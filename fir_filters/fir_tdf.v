==> flow/design.v <==
module fir_tdf(clk,reset,xn,yn);
input [15:0] xn;
input clk,reset;
output wire signed [31:0] yn;
reg signed [31:0] pp [0:15];
integer i;
reg signed [31:0] pp_0, pp_1, pp_2, pp_3, pp_4, pp_5,
pp_6, pp_7, pp_8, pp_9, pp_10, pp_11,
pp_12, pp_13, pp_14, pp_15;
reg signed [31:0] s0,s1,s2,s3,s4,s0_reg,s1_reg,s2_reg,s3_reg,s4_reg;
reg signed [32:0] c0,c1,c2,c3,c4,c0_reg,c1_reg,c2_reg,c3_reg,c4_reg;
always 
 	begin
	pp_0={5'b00000,~xn[15],xn[14:0],11'b0};
	pp_1={7'b0000000,xn[15],~xn[14:0],9'b0};
	pp_2={10'b0000000000,~xn[15],xn[14:0],6'b0};
	pp_3={13'b0,~xn[15],xn[14:0],3'b0};
	pp_4={2'b00,~xn[15],xn[14:0],14'b0};
	pp_5={6'b0,xn[15],~xn[14:0],10'b0};
	pp_6={1'b0,~xn[15],xn[14:0],15'b0};
	pp_7={6'b0,xn[15],~xn[14:0],10'b0};
	pp_8={9'b0,xn[15],~xn[14:0],7'b0};
	pp_9={12'b0,xn[15],~xn[14:0],4'b0};
	pp_10={2'b0,~xn[15],xn[14:0], 14'b0};
	pp_11={6'b0,xn[15],~xn[14:0], 10'b0};
	pp_12={5'b0,~xn[15],xn[14:0],11'b0};
	pp_13={7'b0, xn[15],~xn[14:0],9'b0};
	pp_14={10'b0,~xn[15],xn[14:0],6'b0};
	pp_15={13'b0,~xn[15],xn[14:0],3'b0};
	end
reg signed [15:0] xn_reg;
reg signed[31:0] s00,s000,s10,s20,s200,s30,s40,s01,s21,s41;
reg signed[32:0] c00,c000,c10,c20,c200,c30,c40,c01,c21,c41;
reg signed [31:0] CV=32'b01101111011100000001000010010000;
assign yn=c0_reg+s0_reg;
always @(posedge clk or posedge reset)
	if(reset)
	begin
		xn_reg<=0;
		s0_reg<=0;
		s1_reg<=0;
		s2_reg<=0;
		s3_reg<=0;
		s4_reg<=0;
	end
	else
	begin
		xn_reg<=xn;
		s0_reg<=s0;
		s1_reg<=s1;
		s2_reg<=s2;
		s3_reg<=s3;
		s4_reg<=s4;
	end
always @*
	for(i=0;i<32;i=i+1)
		begin
		{c00[i+1],s00[i]}=pp_0[i]+pp_1[i]+pp_2[i];
		{c000[i+1],s000[i]}=pp_3[i]+s1_reg[i]+c1_reg[i];
		{c10[i+1],s10[i]}=pp_4[i]+pp_5[i]+s2_reg[i];
		{c20[i+1],s20[i]}=pp_6[i]+pp_7[i]+pp_8[i];
		{c200[i+1],s200[i]}=pp_9[i]+s3_reg[i]+c3_reg[i];
		{c30[i+1],s30}=pp_10[i]+pp_11[i]+s4_reg[i];
		{c40[i+1],s40[i]}=pp_13[i]+pp_14[i]+pp_15[i];
		{c01[i+1],s01[i]}=c00[i]+s00[i]+s000[i];
		{c21[i+1],s21[i]}=s20[i]+c20[i]+s200[i];
		{c41[i+1],s41[i]}=c40[i]+s40[i]+pp_12[i];
		{c0[i+1],s0[i]}=c01[i]+s01[i]+c000[i];
		{c1[i+1],s1[i]}=c10[i]+s10[i]+c2_reg[i];
		{c2[i+1],s2[i]}=s21[i]+c21[i]+c200[i];
		{c3[i+1],s3[i]}=c30[i]+s30[i]+c4_reg[i];
		{c4[i+1],s4[i]}=c41[i]+s41[i]+CV;
		end
endmodule 
== Step by step through the tools: fir_tdf ==
The steps from the RTL of fir_tdf to its reports follow in flow order.
Line numbers count from 1 in the design file above.
Operators: Yosys type, input widths -> output width; for muxes data width and select width s.
Library cell names are shortened.
A cell with n/a has no value.

* Top module: fir_tdf
* Clock port: clk
* Standard-cell library: sky130hd
* Library corner: tt_025C_1v80

== Word level ==
Yosys after proc, flatten, opt, wreduce and memory -nomap, before mapping. Enables and synchronous resets that opt folds into registers are not counted as muxes. Memory bits, and registers merged into a memory's read port (data or address), are not among the register bits. Print and check cells are not counted.

* Output and inout port bits: 32
* Input port bits: 18
* Latch bits: 0
* Elaborated cells: 568
* Memory cells: 0
* Word width x clocked read ports: 0
* Bits in registers: 153
* Memory bits (read-only): 0
* Bits in writable memories: 0

* Order comparisons: 0
* $mul: 0
* Shift operators: 0
* Add/sub/neg operators: 561
* Equality and inequality tests: 0
* Multiplexer cells: 0
* Reductions and logical operators: 0
* Div/mod/pow operators: 0
* Bitwise logic cells: 2

{| class="wikitable"
|+ Operator list
! operator !! count
|-
| $add 1x1->2 || 195
|-
| $add 2x1->2 || 117
|-
| $add 1x1->1 || 205
|-
| $add 32x32->32 || 1
|-
| $add 1x1->1 const B || 25
|-
| $add 1x1->1 const AB || 16
|-
| $not 15->15 || 1
|-
| $add 1x1->1 const A || 2
|-
| $not 1->1 || 1
|}

== Depth ==
Longest topological path by Yosys (ltp), each cell counted once; first at word level (registers and memories cut), then after technology mapping (sequential cells cut; the memories' decode and read muxes count).

* Word-level depth: 7
* ABC_AREA: 0
* Depth in mapped cells: 5
* Depth with buffers taken out: 5

== Synthesis result ==
Source: synth_stat.txt of the flow (Yosys; design flattened, memories mapped). It holds for the ABC_AREA given above (unset counts as 0); a run with the other value may have another netlist.
Totals and module areas in this step are rounded.

* Buffer cells: 4
* Mapped area: 4150 µm²
* Flip-flops: 82
* Cells in the netlist: 257

{| class="wikitable"
|+ Cell types
! type !! count !! total area (µm²)
|-
| dfrtp_1 || 82 || 2.05E+03
|-
| fa_1 || 44 || 880.845
|-
| ha_1 || 27 || 337.824
|-
| xor2_1 || 38 || 332.819
|-
| xnor3_1 || 11 || 247.738
|-
| inv_1 || 38 || 142.637
|-
| xnor2_1 || 11 || 96.342
|-
| buf_4 || 4 || 30.029
|-
| xor3_1 || 1 || 23.773
|-
| conb_1 || 1 || 3.754
|}

== Worst setup path after synthesis ==
Path of least setup slack by OpenSTA after synthesis, without wires, with an ideal clock, recovery checks aside; 20% of the period is set as input and as output delay. Where synthesis merged equal registers, the netlist keeps one of their names.

* Kind: input-to-reg
* From: input xn[4]
* To: register s2_reg[19]
* Buffers on the path: 0
* Data required time: 3187 ps
* Period: 3310 ps
* Stages: 5
* Path slack: 1292 ps
* Arrival time: 1896 ps
* Path delay: 1357 ps
* Synthesis period reached: 2018 ps

"path delay" = arrival - input delay + setup time.
"stages" counts driving pins, that of a launching flip-flop among them; a cell with two outputs on the path counts twice.
"synthesis period reached" = period - worst setup slack (recovery checks aside). The figure is calculated, with input and output delays left at 20% of the set period.
Between the ends stands the longest chain of elaborated cells between them, by number of cells; it is not shown to be the way that was timed. Of several equally long chains one is given.
A line is the first line of the expression or statement that the cell stems from. Yosys adds cells for indexed reads and writes and turns some case tables into memories.

* Cells stage by stage: inv_1 -> fa_1 -> inv_1 -> fa_1 -> xnor2_1
* Cells in the longest elaborated chain: 6
* Elaborated cells on any way between the ends: 6
* RTL lines with such cells: 3
* Classes of those cells: add/sub (6)

{| class="wikitable"
|+ RTL lines, path post-synthesis
! element !! RTL line !! source
|-
| start: declaration || 2 || <nowiki>input [15:0] xn;</nowiki>
|-
| $add 1x1->2 || 61 || <nowiki>{c20[i+1],s20[i]}=pp_6[i]+pp_7[i]+pp_8[i];</nowiki>
|-
| $add 2x1->2 || 61 ||
|-
| $add 1x1->2 || 66 || <nowiki>{c21[i+1],s21[i]}=s20[i]+c20[i]+s200[i];</nowiki>
|-
| $add 2x1->2 || 66 ||
|-
| $add 1x1->1 (2 in a row) || 70 || <nowiki>{c2[i+1],s2[i]}=s21[i]+c21[i]+c200[i];</nowiki>
|-
| end: assignment || 42 || <nowiki>s2_reg<=0;</nowiki>
|-
| end: assignment || 51 || <nowiki>s2_reg<=s2;</nowiki>
|-
| end: declaration || 10 || <nowiki>reg signed [31:0] s0,s1,s2,s3,s4,s0_reg,s1_reg,s2_reg,s3_reg,s4_reg;</nowiki>
|}

== Timing after layout ==
Path of least setup slack in the final report of entry A (OpenROAD, finished layout, wires in). Where an end is a register, its clock arrival counts in the times.
The report prints the path's times to 10 ps; the period is as set.

* Kind: input-to-reg
* From: input xn[6]
* To: register s0_reg[15]
* Path slack: -100 ps
* Stages: 5
* Arrival time: 1740 ps
* Data required time: 1640 ps
* Period: 1400 ps
* Buffers on the path: 1

Between the ends stands the longest chain of elaborated cells between them, by number of cells; it is not shown to be the way that was timed. Of several equally long chains one is given.

* Cells stage by stage: buf_8 -> clkinvlp_4 -> fa_2 -> fa_1 -> xor2_1
* Cells in the longest elaborated chain: 7
* Elaborated cells on any way between the ends: 7
* Classes of those cells: add/sub (6); logic (1)

{| class="wikitable"
|+ RTL lines, path post-layout
! element !! RTL line !! source
|-
| start: declaration || 2 || <nowiki>input [15:0] xn;</nowiki>
|-
| $not 15->15 || 15 || <nowiki>pp_1={7'b0000000,xn[15],~xn[14:0],9'b0};</nowiki>
|-
| $add 1x1->2 || 58 || <nowiki>{c00[i+1],s00[i]}=pp_0[i]+pp_1[i]+pp_2[i];</nowiki>
|-
| $add 2x1->2 || 58 ||
|-
| $add 1x1->2 || 65 || <nowiki>{c01[i+1],s01[i]}=c00[i]+s00[i]+s000[i];</nowiki>
|-
| $add 2x1->2 || 65 ||
|-
| $add 1x1->1 (2 in a row) || 68 || <nowiki>{c0[i+1],s0[i]}=c01[i]+s01[i]+c000[i];</nowiki>
|-
| end: assignment || 40 || <nowiki>s0_reg<=0;</nowiki>
|-
| end: assignment || 49 || <nowiki>s0_reg<=s0;</nowiki>
|-
| end: declaration || 10 || <nowiki>reg signed [31:0] s0,s1,s2,s3,s4,s0_reg,s1_reg,s2_reg,s3_reg,s4_reg;</nowiki>
|}

# Flow runs of fir_tdf

Module fir_tdf, platform sky130hd: 2 stored runs of the flow (Yosys, OpenROAD) with differing settings, in no particular order. Input and output delays are each 20% of the period that was set; the output load is 0.01 pF.
"period reached" is the run's clock period less its worst setup slack. It is reckoned from that one timing run; input and output delays stay at 20% of the period that was set.
"worst setup path time": the worst setup path's part of the clock period (all of it between registers, 20% less for each end at a port) less its slack. A launch clock that arrives late makes it longer, a capture clock that arrives late makes it shorter.
By "power consumption" is meant OpenSTA's value without simulated activity: inputs other than the clock are taken to toggle once in ten clock periods, and the tool carries that through the logic.
"worst setup path time" is given in steps of 10 ps.
The measured numbers are rounded.

=== Entry A ===
{| class="wikitable"
! Setting !! Value
|-
| period_ns || 1.4
|-
| CORE_UTILIZATION || 21
|-
| PLACE_DENSITY_LB_ADDON || 0.02
|-
| CORE_ASPECT_RATIO || 0.73
|-
| CELL_PAD_IN_SITES_DETAIL_PLACEMENT || 2
|-
| ABC_AREA || 0
|-
| SLEW_MARGIN || 0
|-
| CAP_MARGIN || 20
|-
| CORE_MARGIN || 2
|-
! Result !! Value
|-
| Utilization in the final report || 31.2 %
|-
| Total negative setup slack || -497 ps
|-
| Power consumption || 8580 uW
|-
| Area of the die || 20900 µm²
|-
| Area of the standard cells in the finished layout || 5980 µm²
|-
| Setup slack of the worst path || -103 ps
|-
| Worst setup path time || 1220 ps
|-
| Critical path kind || input-to-reg
|-
| Chip area after synthesis (Yosys) || 4150 µm²
|-
| Worst hold slack in the final report || 142 ps
|-
| Period reached || 1503 ps
|}

=== Entry B ===
{| class="wikitable"
! Setting !! Value
|-
| period_ns || 2.17
|-
| CORE_UTILIZATION || 54
|-
| PLACE_DENSITY_LB_ADDON || 0.14
|-
| CORE_MARGIN || 3
|-
| CELL_PAD_IN_SITES_DETAIL_PLACEMENT || 2
|-
| TNS_END_PERCENT || 25
|-
| ABC_AREA || 0
|-
| CTS_CLUSTER_DIAMETER || 175
|-
| SLEW_MARGIN || 20
|-
| CAP_MARGIN || 20
|}
No results, placement failed with DPL-0033.
