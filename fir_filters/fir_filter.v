==> flow/design.v <==
module fir_filter(clk,reset,data_in,data_out);
input clk,reset;
input signed [15:0] data_in;  
output reg signed [15:0] data_out;  
parameter signed [15:0] b0=16'b1100101110011001;
parameter signed [15:0] b1=16'b1110101010001110;
parameter signed [15:0] b2=16'b0011001111011011;
parameter signed [15:0] b3=16'b0110100000001000;
parameter signed [15:0] b4=16'b0110100000001000;
parameter signed [15:0] b5=16'b0011001111011011;
parameter signed [15:0] b6=16'b1110101010001110;
parameter signed [15:0] b7=16'b1101110110111011;
wire signed [39:0]y;  
reg signed [15:0]x[0:7]; 
always @(posedge clk or posedge reset)
	if(reset)
		begin
		x[0] <=0;
		x[1] <=0;
		x[2] <=0;
		x[3] <=0;
		x[4] <=0;
		x[5] <=0;
		x[6] <=0;
		x[7] <=0;
		data_out<=0;
		end
	else
		begin
		x[0] <= data_in;
		x[1] <= x[0];
		x[2] <= x[1];
		x[3] <= x[2];
		x[4] <= x[3];
		x[5] <= x[4];
		x[6] <= x[5];
		x[7] <= x[6];
		data_out <= y[30:15];
		end
assign y=x[0] * b0 + x[1] * b1 + x[2] * b2 + x[3] * b3 + x[4] * b4 + x[5] * b5 + x[6] * b6 + x[7] * b7;
endmodule 
Step by step through the tools: fir_filter
Tool output for the design above, in the order of the flow.
Lines are those of the file above, counted from 1.
Cell names lack the library's common part.
A cell with - has no value.
- top module: fir_filter
- clock input: clk
- library: sky130hd
- timing corner: tt_025C_1v80

Word-level counts
Source: Yosys, flattened and elaborated. Widths are those after wreduce; folded enables and synchronous resets count as part of the registers. Registers that Yosys merges into a memory's read port (data or address) are not register bits. Print and check cells do not count. Equal cells are merged and count once.
- $mul at 8
- noted $add $sub $neg: 7
- operators with widths (cell ; count):
    multiplier 16 x 15 -> 31 bit with constant B ; 4
    multiplier 16 x 13 -> 29 bit with constant B ; 2
    multiplier 16 x 13 -> 28 bit with constant B ; 2
    adder 31 bit ; 5
    adder 31 x 30 -> 31 bit ; 2
- noted output and inout port bits: 16
- noted bits of input ports: 18
- bits in registers at 144

Longest topological paths
Longest topological path by Yosys (ltp), each cell counted once; first at word level (registers and memories cut), then after technology mapping (sequential cells cut; the memories' decode and read muxes count).
- noted depth after elaboration: 8
- noted ABC_AREA: 0
- gate-level depth with buffers at 45
- depth with buffers taken out at 45

Synthesis result
The flow's flattened synthesis, as Yosys stat reports it; memories are mapped. The netlist is that of the ABC_AREA named above (0 if unset); the other value can give another one.
The area totals of this step are shown rounded.
- standard cells after synthesis: 3950
- noted synthesis area: 41400 um^2
- flip-flops: 144
- cell types (cell type ; count):
    fa_1 ; 899
    ha_1 ; 816
    inv_1 ; 1469
    dfrtp_1 ; 144
    xnor2_1 ; 127
    xor2_1 ; 44
    a21oi_1 ; 67
    nor2_1 ; 63
    nand2_1 ; 47
    a21o_1 ; 23
    o21ai_1 ; 29
    mux2i_1 ; 12
    nor2b_1 ; 18
    o21ai_0 ; 21
    nor3_1 ; 20
    nand2b_1 ; 13
    a211oi_1 ; 10
    nand3_1 ; 14
Other cell types: 40; their cells: 114.

Worst setup path after synthesis
Source: OpenSTA report_checks on the synthesized netlist (no wires, ideal clock, input and output delay 20% of the period each), path of least setup slack; recovery checks are left aside. Register names are those of the netlist, which keeps one name where synthesis merged equal registers.
- path type: flip-flop to flip-flop
- from: register x[1][15]
- to: register data_out[15]
- noted driving pins on the path: 42
- arrival time at 11.652 ns
- noted time at the first pin: 0.000 ns
- slack at 1.515 ns
- clock period: 13.3 ns
- setup time at 0.134 ns
- noted delay of the path: 11.786 ns
- required time: 13.166 ns
- noted period reached after synthesis: 11.785 ns
"delay of the path" is the arrival time less input delay plus setup time.
"driving pins on the path": output pins that drive a net of the path, with the launching flip-flop's if there is one; two outputs of one cell count as two.
"period reached after synthesis" = period - worst setup slack (recovery checks aside). The figure is calculated, with input and output delays left at 20% of the set period.
Between the ends stands the longest chain of elaborated cells between them, by number of cells; it is not shown to be the way that was timed. Of several equally long chains one is given.
Each line given opens the expression or statement behind the cell; cells for indexed reads and writes are added by Yosys, which also makes memories of some case tables.
- path through: dfrtp_1 buf_1 clkbuf_1 inv_1 fa_1 inv_1 ha_1 fa_1 fa_1 ha_1 ha_1 and3_1 nand2_1 o21ai_1 or3_1 a21oi_1 xnor2_1 fa_1 [... 6 more ...] fa_1 fa_1 fa_1 inv_1 fa_1 inv_1 fa_1 inv_1 ha_1 and3_1 a221oi_1 o22a_1 o311ai_1 nand2_1 o2111ai_1 xnor2_1 xnor3_1 xnor3_1
- cells in the longest elaborated chain: 8
- elaborated cells between the ends (all ways): 8
- classes of those cells: add/sub (7); mul (1)
- ends and longest elaborated chain, post-synthesis (element ; RTL line ; source):
    from (decl) ; 14 ; reg signed [15:0]x[0:7];
    from (assign) ; 19 ; x[1] <=0;
    from (assign) ; 31 ; x[1] <= x[0];
    multiplier 16 x 13 -> 29 bit ; 40 ; assign y=x[0] * b0 + x[1] * b1 + x[2] * b2 + x[3] * b3 + x[4] * b4 + x[5] * b5 + x[6] * b6 + x[7] * b7;
    adder 31 x 30 -> 31 bit ; 40 ;
    adder 31 bit x4 ; 40 ;
    adder 31 x 30 -> 31 bit ; 40 ;
    adder 31 bit ; 40 ;
    to (assign) ; 26 ; data_out<=0;
    to (assign) ; 38 ; data_out <= y[30:15];
    to (decl) ; 4 ; output reg signed [15:0] data_out;

Worst path after layout
Path of least setup slack in the final report of stored run 1 (OpenROAD, finished layout, wires in). Where an end is a register, its clock arrival counts in the times.
- path type: flip-flop to flip-flop
- from: register x[1][4]
- to: register data_out[15]
- noted time at the first pin: 0.52 ns
- slack at 2.60 ns
- clock period: 14.0 ns
- arrival time at 11.81 ns
- setup time at 0.11 ns
- required time: 14.41 ns
- noted driving pins on the path: 41
Between the ends stands the longest chain of elaborated cells between them, by number of cells; it is not shown to be the way that was timed. Of several equally long chains one is given.
- path through: dfrtp_2 buf_6 ha_4 buf_6 fa_2 fa_2 fa_1 fa_1 ha_4 ha_4 and3_4 nand2_4 o21ai_4 nor2_2 o21ai_2 a21o_1 a21oi_2 xor2_2 [... 5 more ...] inv_1 fa_1 fa_1 fa_1 fa_1 inv_1 fa_1 inv_1 fa_1 inv_1 ha_4 nand4_1 o311ai_4 nand2_2 o2111ai_2 xnor2_1 xnor3_1 xnor3_1
- cells in the longest elaborated chain: 8
- elaborated cells between the ends (all ways): 8
- classes of those cells: add/sub (7); mul (1)
- ends and longest elaborated chain, after layout (element ; RTL line ; source):
    from (decl) ; 14 ; reg signed [15:0]x[0:7];
    from (assign) ; 19 ; x[1] <=0;
    from (assign) ; 31 ; x[1] <= x[0];
    multiplier 16 x 13 -> 29 bit ; 40 ; assign y=x[0] * b0 + x[1] * b1 + x[2] * b2 + x[3] * b3 + x[4] * b4 + x[5] * b5 + x[6] * b6 + x[7] * b7;
    adder 31 x 30 -> 31 bit ; 40 ;
    adder 31 bit x4 ; 40 ;
    adder 31 x 30 -> 31 bit ; 40 ;
    adder 31 bit ; 40 ;
    to (assign) ; 26 ; data_out<=0;
    to (assign) ; 38 ; data_out <= y[30:15];
    to (decl) ; 4 ; output reg signed [15:0] data_out;

Design fir_filter on sky130hd. What follows are 2 stored runs of the flow, each under its own settings; their order means nothing. The constraints put input and output delay at 20% of the set period each and load the outputs with 0.01 pF.
"achieved period" means the clock period less the worst setup slack. The figure is calculated, with input and output delays left at 20% of the set period.
"time of the worst setup path": the worst setup path's part of the clock period (all of it between registers, 20% less for each end at a port) less its slack. A launch clock that arrives late makes it longer, a capture clock that arrives late makes it shorter.
Measured values are rounded.

Stored run 1
Settings were period_ns = 14.0; SETUP_SLACK_MARGIN = 2.78; CAP_MARGIN = 20; CORE_MARGIN = 2; CORE_UTILIZATION = 40; SLEW_MARGIN = 20
- noted the die area: 106000 um^2
- achieved period at 11.396 ns
- noted the lowest setup slack: 2.60 ns
- mapped cell area after synthesis: 41400 um^2
- noted the time of the worst setup path: 11.40 ns
- worst setup path kind: flip-flop to flip-flop
- area of the standard cells in the finished layout: 46200 um^2
- utilization in the final report at 44.8 %

Stored run 2
Settings were period_ns = 12.1; CORE_UTILIZATION = 48; SETUP_SLACK_MARGIN = 0.65; PLACE_DENSITY_LB_ADDON = 0.05; CORE_ASPECT_RATIO = 1.37; CORE_MARGIN = 4; CELL_PAD_IN_SITES_DETAIL_PLACEMENT = 0; ABC_AREA = 0; GPL_TIMING_DRIVEN = 1; CTS_CLUSTER_SIZE = 83; MAX_ROUTING_LAYER = met4; CAP_MARGIN = 20; SLEW_MARGIN = 20
- noted the die area: 91200 um^2
- achieved period at 11.512 ns
- noted the lowest setup slack: 0.588 ns
- mapped cell area after synthesis: 41400 um^2
- noted the time of the worst setup path: 11.51 ns
- worst setup path kind: flip-flop to flip-flop
- area of the standard cells in the finished layout: 45600 um^2
- utilization in the final report at 53.5 %
